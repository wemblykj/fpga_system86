==> flow/design.v <==
module Blanking_To_Count 
 #(parameter ACTIVE_COLS = 640,
   parameter ACTIVE_ROWS = 480)
  (input            i_Rst,
   input            i_Clk,
	input       	  i_nHSync,
   input            i_nVSync,
   input            i_HBlank,
   input            i_VBlank, 
	output reg       o_Locked = 0,
	output reg       o_nHSync = 1,
   output reg       o_nVSync = 1,
   output reg       o_HBlank = 0,
   output reg       o_VBlank = 0,
	output reg       o_Active = 0,
   output reg [9:0] o_Col_Count = 0,
   output reg [9:0] o_Row_Count = 0
	);
   wire w_Frame_Start;
	wire w_Line_Start;
	reg [9:0] w_Col_Count;
   reg [9:0] w_Row_Count;
	reg w_Locked;
	reg w_nHSync;
	reg w_nVSync;
	reg w_HBlank;
	reg w_VBlank;
always @(posedge i_Clk) begin
	o_nHSync <= w_nHSync;
	o_nVSync <= w_nVSync;
	o_VBlank <= w_VBlank;
	o_HBlank <= w_HBlank;
	o_Active <= ~i_VBlank & ~i_HBlank;
	o_Col_Count <= ~i_VBlank & ~i_HBlank ? w_Col_Count : 10'bX;
	o_Row_Count <= ~i_VBlank & ~i_HBlank ? w_Row_Count : 10'bX; 
	o_Locked <= w_Locked;
end
always @(negedge i_Clk) begin
	if (i_Rst) begin
		w_Locked <= 0;
		w_nHSync <= 1;
		w_nVSync <= 1;
		w_VBlank <= 0;
		w_HBlank <= 0;
		w_Col_Count <= 0;
		w_Row_Count <= 0;
	end else begin
		if (w_Frame_Start == 1'b1) begin
			w_Locked <= 1;
			w_Col_Count <= 0;
			w_Row_Count <= 0;
		end else if (w_Line_Start == 1'b1) begin
			w_Col_Count <= 0;
		end else if (w_Col_Count == ACTIVE_COLS-1) begin
			if (w_Row_Count == ACTIVE_ROWS-1) begin
				w_Row_Count <= 0;
			end else begin
				w_Row_Count <= w_Row_Count + 1;
			end
			w_Col_Count <= 0;
		end else begin
		w_Col_Count <= w_Col_Count + 1;
		end
		w_nHSync <= i_nHSync;
		w_nVSync <= i_nVSync;
		w_VBlank <= i_VBlank;
		w_HBlank <= i_HBlank;
	end
end
assign w_Frame_Start = (w_VBlank & ~i_VBlank);
assign w_Line_Start = (w_HBlank & ~i_HBlank);
endmodule
# --- Reports on Blanking_To_Count ---
# What the tools print for Blanking_To_Count, step after step.
# Line numbers count from 1 in the design file above.
# Operators: Yosys type, input widths -> output width; for muxes data width and select width s.
# Cell names lack the library's common part.
inputs:
  top_module: "Blanking_To_Count"
  clock_port: "i_Clk"
  cell_library: "sky130hd"
  lib_corner: "tt_025C_1v80"

# --- Word level ---
# Source: Yosys, flattened and elaborated, memories not mapped. Widths are those after wreduce. Registers that Yosys merges into a memory's read port (data or address) are not register bits. Print and check cells do not count. Equal cells are merged and count once.
op_classes:
  n_mul: 0
  cmp: 0
  addsub: 2
  eq_ne: 2
  shift: 0
  mux: 3
  reduce_and_logical: 3
  n_div: 0
  n_logic: 6
ops:
  columns: ["operator", "n"]
  rows:
  - ["$mux 10", 3]
  - ["$add 10x1->10 const B", 2]
  - ["$eq 10x10->1 const B", 1]
  - ["$eq 10x9->1 const B", 1]
  - ["$reduce_or 4->1", 1]
  - ["$and 1x1->1", 3]
  - ["$not 1->1", 3]
  - ["$reduce_and 2->1", 1]
  - ["$reduce_or 2->1", 1]
bits:
  register_bits: 51
  mem_count: 0
  input_bits: 6
  latch_bits: 0
  out_inout_bits: 26
  word_cells: 31
  clocked_rd_ports_x_width: 0
  mem_bits_rw: 0
  mem_bits_ro: 0

# --- Longest topological paths ---
# Yosys ltp: most cells in a row. Word level: on the elaborated netlist, between registers, memories and ports. Mapped: between sequential cells and ports; inverters and the memories' decode and read muxes count.
depth:
  word_depth: 4
  ABC_AREA: 1
  ltp_mapped: 9
  ltp_nobuf: 9

# --- After synthesis ---
# The flow's flattened synthesis, as Yosys stat reports it; memories are mapped. The netlist is that of the ABC_AREA named above (0 if unset); the other value can give another one.
synth_totals:
  seqArea_mm2: 0.001021
  buf_cells: 0
  yosys_area_mm2: 0.0017367
  ffs: 51
  stdcells: 201
by_type:
  columns: ["type", "n", "area_total_um2"]
  rows:
  - ["dfxtp_1", 51, 1.02E+03]
  - ["nand2_1", 48, 180.173]
  - ["nor2_1", 33, 123.869]
  - ["inv_1", 19, 71.318]
  - ["a21oi_1", 10, 50.048]
  - ["nand3_1", 10, 50.048]
  - ["ha_1", 2, 25.024]
  - ["nor2_4", 2, 22.522]
  - ["nand3_2", 2, 20.019]
  - ["o21ai_0", 4, 20.019]
  - ["nor2_2", 3, 18.768]
  - ["nand3_4", 1, 17.517]
  - ["xnor2_1", 2, 17.517]
  - ["a21oi_4", 1, 16.266]
  - ["nand3b_1", 2, 15.014]
  - ["nand2_2", 2, 12.512]
  - ["or2_2", 2, 12.512]
  - ["nor3_2", 1, 10.01]
# Other cell types: 5; their cells: 6.

# Design Blanking_To_Count on sky130hd. What follows are 2 stored runs of the flow, each under its own settings; their order means nothing. The constraints put input and output delay at 20% of the set period each and load the outputs with 0.01 pF.
runs:
  - name: "flow run A"
    settings:
      period_ns: 2.4
      CORE_UTILIZATION: 57
      PLACE_DENSITY: 0.83
      CELL_PAD_IN_SITES_GLOBAL_PLACEMENT: 3
      CELL_PAD_IN_SITES_DETAIL_PLACEMENT: 1
      ABC_AREA: 1
      GPL_TIMING_DRIVEN: 1
      CTS_CLUSTER_DIAMETER: 385
      CAP_MARGIN: 20
      CORE_MARGIN: 2
      SLEW_MARGIN: 20
    outcome: "incomplete, placement halted on GPL-0301"
  - name: "flow run B"
    settings:
      period_ns: 3.76
      CORE_UTILIZATION: 72
      SETUP_SLACK_MARGIN: 0.19
      PLACE_DENSITY_LB_ADDON: 0.17
      CORE_ASPECT_RATIO: 1.74
      CELL_PAD_IN_SITES_DETAIL_PLACEMENT: 2
      TNS_END_PERCENT: 90
      GPL_TIMING_DRIVEN: 0
      CTS_CLUSTER_SIZE: 93
      SLEW_MARGIN: 0
      MIN_ROUTING_LAYER: "met1"
      CAP_MARGIN: 20
      CORE_MARGIN: 2
    outcome: "incomplete, placement halted on FLW-0024"
