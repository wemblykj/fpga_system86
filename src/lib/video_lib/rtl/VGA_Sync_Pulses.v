==> flow/design.v <==
module VGA_Sync_Pulses 
 #(parameter TOTAL_COLS  = 800, 
   parameter TOTAL_ROWS  = 525,
   parameter SYNC_PULSE_HORZ = 96,
	parameter SYNC_PULSE_VERT = 2)
  (input            i_Clk, 
   input            i_Rst, 
	output reg       o_Locked = 0,
   output reg       o_nHSync = 1,
   output reg       o_nVSync = 1,
   output reg [9:0] o_Col_Count = 0, 
   output reg [9:0] o_Row_Count = 0
  );  
reg w_Locked;
reg w_nHSync;
reg w_nVSync;
reg [9:0] w_Col_Count;
reg [9:0] w_Row_Count;
always @(posedge i_Clk) begin
	o_Locked <= w_Locked;
	o_nHSync <= w_nHSync;
	o_nVSync <= w_nVSync;
	o_Col_Count <= w_Col_Count;
	o_Row_Count <= w_Row_Count;
end
always @(negedge i_Clk) begin
	if (i_Rst) begin
		w_Locked <= 0;
		w_nHSync <= 1'b1;
		w_nVSync <= 1'b1;
		w_Col_Count <= 0;
		w_Row_Count <= 0;
	end else begin
		if (w_Col_Count == TOTAL_COLS-1) begin
			w_Col_Count <= 0;
			if (w_Row_Count == TOTAL_ROWS-1)
				w_Row_Count <= 0;
			else
				w_Row_Count <= w_Row_Count + 1;
			end
		else
			w_Col_Count <= w_Col_Count + 1;
		if ((w_Col_Count < TOTAL_COLS) && 
			(w_Col_Count > SYNC_PULSE_HORZ - 1))
			w_nHSync <= 1'b1;
		else begin
			w_nHSync <= 1'b0;
		end
		if ((w_Row_Count < TOTAL_ROWS) && 
			(w_Row_Count > SYNC_PULSE_VERT - 1))
			w_nVSync <= 1'b1;
		else begin
			w_nVSync <= 1'b0;
			w_Locked <= 1;
		end
	end
end
endmodule
---- Step by step through the tools: VGA_Sync_Pulses ----
Tool output for the design above, in the order of the flow.
Lines are those of the file above, counted from 1.
Cell names lack the library's common part.
Not given: n/a
design
  top ..................................... VGA_Sync_Pulses
  clock input ............................. i_Clk
  standard-cell library ................... sky130hd
  corner .................................. tt_025C_1v80

---- Word-level counts ----
Source: Yosys, flattened and elaborated, memories not mapped. Widths are those after wreduce. Registers that Yosys merges into a memory's read port (data or address) are not register bits. Print and check cells do not count. Equal cells are merged and count once.
operators by class
  multiplexer cells ....................... 3
  order comparisons ....................... 4
  reduce/logical cells .................... 3
  equal/unequal tests ..................... 2
  add/subtract/negate cells ............... 2
operator list
  cell                                                     number
  adder 10 x 1 -> 10 bit with constant B                   2
  less-than comparator 10 bit with constant B              2
  equality test 10 bit with constant B                     2
  greater-than comparator 10 x 1 -> 1 bit with constant B  1
  greater-than comparator 10 x 7 -> 1 bit with constant B  1
  two-way mux 10 bit                                       1
  logical AND 1 bit                                        2
  OR reduction 2 bit                                       1
  two-way mux 1 bit                                        2
word-level totals
  input bits .............................. 2
  bits in registers ....................... 46
  word-level cells ........................ 24
  output and inout port bits .............. 23

---- Depth ----
Longest topological path by Yosys (ltp), each cell counted once; first at word level (registers and memories cut), then after technology mapping (sequential cells cut; the memories' decode and read muxes count).
depth
  word-level depth ........................ 3
  ABC_AREA ................................ 0
  gate-level depth with buffers ........... 6
  gate-level depth less buffers ........... 6

---- Mapped cells and area ----
Source: synth_stat.txt of the flow (Yosys; design flattened, memories mapped). It holds for the ABC_AREA given above (unset counts as 0); a run with the other value may have another netlist.
Totals and module areas in this step are rounded.
cells by type
  cell type  number  total area (um^2)
  dfxtp_1    46      920.883
  xor2_1     8       70.067
  nor2_1     14      52.55
  ha_1       4       50.048
  a21oi_1    8       40.038
  nand4_1    6       37.536
  nand3_1    6       30.029
  o31ai_1    4       30.029
  or4_1      4       30.029
  o41ai_4    1       27.526
  and3_1     4       25.024
  clkbuf_16  1       25.024
  inv_1      6       22.522
  nand2_1    6       22.522
  or3_1      3       18.768
  nand3_4    1       17.517
  xnor2_1    2       17.517
  nor3_4     1       16.266
Not listed: further types 16, cells in them 21.
synthesis totals
  chip area (Yosys) ....................... 1,610 um^2
  mapped flip-flops ....................... 46
  cells in the netlist .................... 146
  sequential area ......................... 921 um^2
  buffer cells ............................ 5

Settings and measured results of 2 stored flow runs for module VGA_Sync_Pulses (sky130hd), not sorted in any way. The constraints put input and output delay at 20% of the set period each and load the outputs with 0.01 pF.
"overall power" rests on the timing tool's default activity at the inputs, not on a simulated workload.
Values from the reports are rounded here.

---- record 1 ----
settings
  period_ns = 1.91
  CAP_MARGIN = 20
  CORE_MARGIN = 2
  CORE_UTILIZATION = 40
  SLEW_MARGIN = 20
results
  final design utilization ................ 52.5%
  worst hold slack ........................ 439 ps
  post-synthesis cell area ................ 1,610 um^2
  overall power ........................... 1,790 µW
  total die area .......................... 4,550 um^2
  standard-cell area after routing ........ 2,070 um^2
  setup slack of the worst path ........... 102 ps

---- record 2 ----
settings
  period_ns = 2.77
  CORE_UTILIZATION = 59
  PLACE_DENSITY_LB_ADDON = 0.06
  CORE_ASPECT_RATIO = 1.03
  CELL_PAD_IN_SITES_GLOBAL_PLACEMENT = 0
  CELL_PAD_IN_SITES_DETAIL_PLACEMENT = 0
  CAP_MARGIN = 0
  SLEW_MARGIN = 15
  CORE_MARGIN = 2
results
  final design utilization ................ 75.4%
  worst hold slack ........................ 450 ps
  post-synthesis cell area ................ 1,610 um^2
  overall power ........................... 1,190 µW
  total die area .......................... 3,160 um^2
  standard-cell area after routing ........ 1,990 um^2
  setup slack of the worst path ........... 290 ps
