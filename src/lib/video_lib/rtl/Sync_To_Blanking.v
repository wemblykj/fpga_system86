==> flow/design.v <==
module Sync_To_Blanking #(
                        parameter TOTAL_COLS  = 800,
                        parameter TOTAL_ROWS  = 525,
                        parameter ACTIVE_COLS = 640,
                        parameter ACTIVE_ROWS = 480,
								parameter SYNC_PULSE_HORZ = 96,
								parameter SYNC_PULSE_VERT = 2,
								parameter FRONT_PORCH_HORZ = 16,
								parameter BACK_PORCH_HORZ  = 48,
								parameter FRONT_PORCH_VERT = 10,
								parameter BACK_PORCH_VERT  = 33)
  (input i_Clk,
   input i_Rst,
   input i_nHSync,
   input i_nVSync,
	output reg o_Locked = 0,
   output reg o_nHSync = 1,
   output reg o_nVSync = 1,
	output reg o_HBlank = 0,
   output reg o_VBlank = 0,
	output reg [9:0] o_Col_Count = 0, 
   output reg [9:0] o_Row_Count = 0
   );
  wire w_Locked;
  wire w_nHSync;
  wire w_nVSync;
  wire [9:0] w_Col_Count;
  wire [9:0] w_Row_Count;
  reg w_HBlank;
  reg w_VBlank;
  Sync_To_Count 
	#(
		.TOTAL_COLS(TOTAL_COLS),
      .TOTAL_ROWS(TOTAL_ROWS))
		Sync_To_Count 
	(
		.i_Rst		(i_Rst),
		.i_Clk      (i_Clk),
		.i_nHSync    (i_nHSync),
		.i_nVSync    (i_nVSync),
		.o_Locked   (w_Locked),
		.o_nHSync    (w_nHSync),
		.o_nVSync    (w_nVSync),
		.o_Col_Count(w_Col_Count),
		.o_Row_Count(w_Row_Count)
  );
  always @(posedge i_Clk) begin
  	 o_Locked <= w_Locked;
	 o_nHSync <= w_nHSync;
	 o_nVSync <= w_nVSync;
	 o_HBlank <= w_HBlank;
	 o_VBlank <= w_VBlank;
	 o_Col_Count <= w_Col_Count;
	 o_Row_Count <= w_Row_Count;
  end	 
  always @(negedge i_Clk)
  begin
	 if (i_Rst) begin
	 end else begin
      if ((w_Col_Count < SYNC_PULSE_HORZ + BACK_PORCH_HORZ) || 
          (w_Col_Count > TOTAL_COLS - FRONT_PORCH_HORZ - 1))
        w_HBlank <= 1'b1;
      else
        w_HBlank <= 1'b0;
      if ((w_Row_Count < SYNC_PULSE_VERT + BACK_PORCH_VERT) ||
          (w_Row_Count > TOTAL_ROWS - FRONT_PORCH_VERT - 1))
        w_VBlank <= 1'b1;
      else
        w_VBlank <= 1'b0;
	 end
  end
endmodule
module Sync_To_Count 
 #(parameter TOTAL_COLS = 800,
   parameter TOTAL_ROWS = 525)
  (input            i_Rst,
   input            i_Clk,
   input            i_nHSync,
   input            i_nVSync, 
	output reg       o_Locked = 0,
   output reg       o_nHSync = 1,
   output reg       o_nVSync = 1,
   output reg [9:0] o_Col_Count = 0,
   output reg [9:0] o_Row_Count = 0);
   wire w_Frame_Start;
	reg w_Locked;
	reg w_nHSync;
	reg w_nVSync;
   reg [9:0] w_Col_Count;
   reg [9:0] w_Row_Count;
  always @(negedge i_Clk)
  begin
    if (i_Rst) begin
			w_Col_Count <= 0;
			w_Row_Count <= 0;
			w_Locked <= 0;
			w_nHSync <= 1;
			w_nVSync <= 1;
	 end else begin
		 if (w_Frame_Start == 1'b1)
		 begin
			w_Col_Count <= 0;
			w_Row_Count <= 0;
			w_Locked <= 1;
		 end
		 else
		 begin
			if (o_Col_Count == TOTAL_COLS-1)
			begin
			  if (o_Row_Count == TOTAL_ROWS-1)
			  begin
				 w_Row_Count <= 0;
			  end
			  else
			  begin
				 w_Row_Count <= o_Row_Count + 1;
			  end
			  w_Col_Count <= 0;
			end
			else
			begin
			  w_Col_Count <= o_Col_Count + 1;
			end
		 end
		 w_nVSync <= i_nVSync;
		 w_nHSync <= i_nHSync;
	 end
  end
  always @(posedge i_Clk)
  begin
	 o_Locked <= w_Locked;
	 o_Col_Count <= w_Col_Count;
	 o_Row_Count <= w_Row_Count;
	 o_nVSync <= w_nVSync;
    o_nHSync <= w_nHSync;
  end
  assign w_Frame_Start = (w_nVSync & ~i_nVSync);
endmodule
# Reports on Sync_To_Blanking
# Tool output for the design above, in the order of the flow.
# Line numbers count from 1 in the design file above.
# Cell names lack the library's common part.
# A cell with -- has no value.
# design
design	Sync_To_Blanking
clk_port	i_Clk
cell_library	sky130hd
pvt_corner	tt_025C_1v80

# Word-level counts
# Yosys after proc, flatten, opt, wreduce and memory -nomap, before mapping. Enables and synchronous resets that opt folds into registers are not counted as muxes. Memory bits, and registers merged into a memory's read port (data or address), are not among the register bits. Print and check cells are not counted. Equal cells are merged and count once.
# word_totals
ff_bits	73
inputBits	4
out_inout_bits	25
wordCells	36
# classes
addsub	2
cmp	4
n_eq	2
mux	3
bitwise	2
reduce_logical	4
# ops
cell	n
10-bit by 1-bit adder with 10-bit output with constant B	2
10-bit greater-than comparator with constant B	2
10-bit equality test with constant B	2
10-bit by 6-bit less-than comparator with 1-bit output with constant B	1
10-bit by 8-bit less-than comparator with 1-bit output with constant B	1
10-bit 2-to-1 mux	1
3-bit OR reduction	1
1-bit logical OR	2
2-bit OR reduction	1
1-bit 2-to-1 mux	2
1-bit bitwise AND	1
1-bit inverter	1

# Longest topological paths
# Longest topological path by Yosys (ltp), each cell counted once; first at word level (registers and memories cut), then after technology mapping (sequential cells cut; the memories' decode and read muxes count).
# logic_depth
ltp_word	3
abc_area	0
mapped_depth	7
mapped_depth_nobuf	6

# Mapped cells and area
# Source: synth_stat.txt of the flow (Yosys; design flattened, memories mapped). It holds for the ABC_AREA given above (unset counts as 0); a run with the other value may have another netlist.
# by_type
type	n	area_total_um2
dfxtp_1	71	1.42E+03
o21ai_2	9	78.826
xor2_1	9	78.826
nand3_1	14	70.067
nor2_1	17	63.811
xnor2_1	7	61.309
edfxtp_1	2	60.058
ha_1	4	50.048
nand2_1	8	30.029
nand4_1	4	25.024
nor3_1	5	25.024
nor4b_4	1	23.773
buf_6	2	22.522
and3_1	3	18.768
and4_1	2	17.517
inv_1	4	15.014
or2_2	2	12.512
mux2i_1	1	10.01
# Other cell types: 13; their cells: 14.
# synth_totals
mapped_cells	179
yosys_area_um2	2183.3
seqArea_um2	1481.4
ff_cells	73
n_buf	5
# The figures by module come from a second, unflattened synthesis with its own total; it is not the netlist above.
# hier_totals
hier_cells	168
area_unflattened_um2	2108.3
# Each row is one instance without its submodules.
# modules
module	instances	cells	area_um2	seq_area_um2
Sync_To_Count	1	130	1472.7	920.9
Sync_To_Blanking	1	38	635.6	560.5

# Module Sync_To_Blanking, platform sky130hd: 2 stored runs of the flow (Yosys, OpenROAD) with differing settings, in no particular order. Input and output delays are each 20% of the period that was set; the output load is 0.01 pF.
# By "design_power_uw" is meant OpenSTA's value without simulated activity: inputs other than the clock are taken to toggle once in ten clock periods, and the tool carries that through the logic.
# Among the settings, n/a means not set for that run.
item,record 1,record 2
period_ns,4.57,3.67
CORE_UTILIZATION,15,60
PLACE_DENSITY_LB_ADDON,0.03,n/a
CORE_ASPECT_RATIO,0.92,n/a
CORE_MARGIN,8,2
CELL_PAD_IN_SITES_GLOBAL_PLACEMENT,3,n/a
TNS_END_PERCENT,75,n/a
CTS_CLUSTER_SIZE,56,n/a
CTS_CLUSTER_DIAMETER,219,n/a
CAP_MARGIN,30,20
SLEW_MARGIN,40,20
MIN_ROUTING_LAYER,met2,n/a
finish.stdcell_area_um2,3114.2,2805.2
fin_hold_ws_ns,0.325,0.338
design_power_uw,1468,1444
yosys.chip_area_um2,2183.3,2183.3
setup_tns_ns,0.000,0.000
design_die_area_um2,18675.3,4137.7
setup_worst_slack_ns,0.195,0.087
